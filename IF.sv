==> flow/design.v <==
package definitions;
typedef enum logic[3:0] {
  CLR = 4'b0000,	
  ADD = 4'b0001,	
  SUB = 4'b0010,
  AND = 4'b0011,	
  OR  = 4'b0100,	
  LD  = 4'b0101,
  ST  = 4'b0110,
  SL  = 4'b0111,
  SR  = 4'b1000,
  SET = 4'b1001,
  BZ  = 4'b1010,
  BNZ = 4'b1011,
  INC = 4'b1100,
  DEC = 4'b1101,
  JMP = 4'b1110,
  ADC = 4'b1111
	} op_code;
endpackage  
module IF #(parameter PCW=16)(
  input              For_Jump,     
                     Back_Jump,		 
  input signed[PCW-1:0] Offset,
  input Reset,
  input Halt,
  input CLK,
  output logic[PCW-1:0] PC              
  );
  always @(posedge CLK)
	if(Reset)                  
	  PC <= 'b0;
	else if(Halt)	           
	  PC <= PC;						
  	else if(For_Jump)          
	  PC <= PC + Offset;
	else if(Back_Jump)	   
	  PC <= PC - Offset;
	else		      	   
	  PC <= PC+16'b1;
endmodule
From RTL to reports: IF. What the tools print for IF, step after step. Line numbers count from 1 in the design file above. Operators carry their Yosys type and port widths (W data, S select, Z words). Cell names lack the library's common part. Not given: --

Top: IF. Clock input: CLK. Cell library: sky130hd. Timing corner: tt_025C_1v80.

After elaboration. Counts by Yosys on the flattened word-level netlist (proc, flatten, opt, wreduce; memories kept). Register bits leave out memories and registers merged into their read ports (data or address); mux counts leave out enables and synchronous resets folded into registers. Print and check cells are left out. Cells with the same type and inputs are merged into one.

Under input port bits stands 21. The entry for output and inout port bits reads 16. Under bits in registers stands 16.

For multiplexer cells the number is 2. $add $sub $neg: 3.

Operators by type and width (count): $mux W16 (2); $add A16 B1 Y16 const B (1); $add A16 B16 Y16 (1); $sub A16 B16 Y16 (1).

Longest topological paths. Depth = most cells in a row (Yosys ltp): at word level without a register or memory, in the mapped netlist without a sequential cell, where the memories' decode and read muxes count.

Under word-level depth stands 3. The entry for ABC_AREA reads 0. The entry for gate-level depth with buffers reads 17.

Netlist. Yosys stat after the flow's synthesis: flattened, memories mapped to cells. It holds for the ABC_AREA given above (unset counts as 0); a run with the other value may have another netlist.

Cell types: dfxtp_1 (count 16, area in all 320.307 µm²); ha_1 (count 19, area in all 237.728 µm²); a21oi_1 (count 19, area in all 95.091 µm²); nor2_1 (count 20, area in all 75.072 µm²); nand2_1 (count 19, area in all 71.318 µm²); xor2_1 (count 7, area in all 61.309 µm²); a22o_1 (count 6, area in all 52.55 µm²); mux2i_1 (count 5, area in all 50.048 µm²); o21ai_0 (count 10, area in all 50.048 µm²); a211oi_1 (count 6, area in all 45.043 µm²); a21o_1 (count 6, area in all 45.043 µm²); a31o_2 (count 5, area in all 43.792 µm²); xnor2_1 (count 5, area in all 43.792 µm²); nor3_1 (count 8, area in all 40.038 µm²); nor2b_1 (count 5, area in all 31.28 µm²); clkbuf_8 (count 2, area in all 27.526 µm²); nand3_1 (count 5, area in all 25.024 µm²); o22ai_1 (count 4, area in all 25.024 µm²).

Not listed: further types 32, cells in them 50.

The entry for sequential part of the area reads 320.3 µm². Mapped cells: 217. The figure for buffers is 10. Under synthesis area stands 1734.2 µm². For flip-flops the number is 16.

Timing after synthesis. OpenSTA on the mapped netlist: ideal clock, no wires. The path of least setup slack (recovery checks aside). Input and output delay are each 20% of the period. Register names are those of the netlist, which keeps one name where synthesis merged equal registers.

Kind: input -> register. Start point: in Back_Jump. End point: reg PC[15]. The figure for library setup time is 0.068 ns. The entry for stages reads 17. Under launch time at the first pin stands 1.192 ns. Path slack: 1.384 ns. The entry for arrival reads 4.509 ns. The entry for required time reads 5.892 ns. Under buffers on the path stands 2. Period: 5.96 ns. Path delay: 3.385 ns. For synthesis period reached the number is 4.576 ns.

"path delay" = arrival - input delay + setup time. "stages": output pins that drive a net of the path, with the launching flip-flop's if there is one; two outputs of one cell count as two. "synthesis period reached" is the clock period less the worst setup slack; recovery checks do not enter. This is arithmetic on one report: input and output delays are still those of the set period (20% each). The rows between start and end are the longest chain of elaborated cells between them; the timing report does not say that the signal goes this way. Where chains are equally long, one stands for them. A line is the first line of the expression or statement that the cell stems from. Yosys adds cells for indexed reads and writes and turns some case tables into memories. At most two assigning lines are given for a register; there are more.

Cells stage by stage: buf_2 -> clkbuf_1 -> nor2b_1 -> ha_1 -> nand3_1 -> nor3_1 -> a211oi_1 -> a31o_2 -> a22o_1 -> ha_1 -> a21oi_1 -> nand3_1 -> o2111ai_1 -> o21ai_0 -> xor2_1 -> or3_2 -> a21oi_2. Cells in the longest elaborated chain: 2. Under elaborated cells between the ends (all ways) stands 2. RTL lines with such cells: 2. Classes of those cells: mux (2).

RTL lines, path after synthesis: from (decl) (line 23) `Back_Jump,`; $mux W16 (line 37) `else if(Back_Jump)`; $mux W16 (line 35) `else if(For_Jump)`; to (assign) (line 36) `PC <= PC + Offset;`; to (assign) (line 38) `PC <= PC - Offset;`; to (decl) (line 28) `output logic[PCW-1:0] PC`.

Worst path after layout. Path of least setup slack in the final report of run 1 (OpenROAD, finished layout, wires in). Where an end is a register, its clock arrival counts in the times.

Kind: input -> register. Start point: in Back_Jump. End point: reg PC[15]. The figure for library setup time is 0.07 ns. Under launch time at the first pin stands 0.88 ns. The entry for stages reads 16. The entry for arrival reads 3.67 ns. Under buffers on the path stands 2. The entry for required time reads 4.57 ns. Period: 4.39 ns. Path slack: 0.90 ns.

The rows between start and end are the longest chain of elaborated cells between them; the timing report does not say that the signal goes this way. Where chains are equally long, one stands for them. At most two assigning lines are given for a register; there are more.

Cells stage by stage: buf_4 -> nor2b_4 -> ha_4 -> nor3b_4 -> nor3_1 -> a21o_1 -> a22o_1 -> ha_4 -> a21oi_2 -> o211ai_1 -> buf_4 -> a21oi_2 -> o21ai_1 -> xor2_1 -> or3_4 -> a21oi_2. Cells in the longest elaborated chain: 2. Under elaborated cells between the ends (all ways) stands 2. RTL lines with such cells: 2. Classes of those cells: mux (2).

RTL lines, path post-layout: from (decl) (line 23) `Back_Jump,`; $mux W16 (line 37) `else if(Back_Jump)`; $mux W16 (line 35) `else if(For_Jump)`; to (assign) (line 36) `PC <= PC + Offset;`; to (assign) (line 38) `PC <= PC - Offset;`; to (decl) (line 28) `output logic[PCW-1:0] PC`.

Data sheet: physical implementation of IF

Settings and measured results of 2 stored flow runs for module IF (sky130hd), not sorted in any way. The constraints put input and output delay at 20% of the set period each and load the outputs with 0.01 pF. By "achieved clock period" is meant the clock period of the run minus its worst setup slack. This is arithmetic on one report: input and output delays are still those of the set period (20% each). "allowed time less slack (worst setup path)" is the time allowed to the run's worst setup path (the clock period less input and output delay, where it has them) less its slack. Clock arrival times count: a late capture clock shortens it, a late launch clock lengthens it. "total power after layout" is the tool's figure for a default switching activity; nothing was simulated.

Run 1 has these settings: period_ns 4.39; SETUP_SLACK_MARGIN 1.22; CAP_MARGIN 20; CORE_MARGIN 2; CORE_UTILIZATION 40; SLEW_MARGIN 20. The achieved clock period reads 3.486 ns. The total power after layout stands at 0.0006863 W. The post-synthesis cell area stands at 1734.2 µm². The post-route utilization reads 64.8%. The lowest hold slack stands at 0.508 ns. The standard-cell area of the final layout stands at 2648.8 µm². The die outline area reads 4878.3 µm². The measured setup slack of the critical path is 0.904 ns. The setup total negative slack reads 0.000 ns. The allowed time less slack (worst setup path) reads 2.61 ns. Kind of the worst setup path: input -> register.

Run 2 has these settings: period_ns 2.57; CORE_UTILIZATION 35; SETUP_SLACK_MARGIN 0.62; CORE_ASPECT_RATIO 0.85; ABC_AREA 0; GPL_TIMING_DRIVEN 1; GPL_ROUTABILITY_DRIVEN 1; CTS_CLUSTER_SIZE 25; SLEW_MARGIN 35; MAX_ROUTING_LAYER met4; CAP_MARGIN 20; CORE_MARGIN 2. The post-route utilization reads 67.4%. The die outline area reads 5535.7 µm². The post-synthesis cell area stands at 1734.2 µm². The standard-cell area of the final layout stands at 3199.3 µm². The allowed time less slack (worst setup path) reads 2.57 ns. Kind of the worst setup path: input -> register. The total power after layout stands at 0.001327 W. The achieved clock period reads 3.081 ns. The lowest hold slack stands at 0.519 ns. The measured setup slack of the critical path is -0.511 ns. The setup total negative slack reads -3.249 ns.
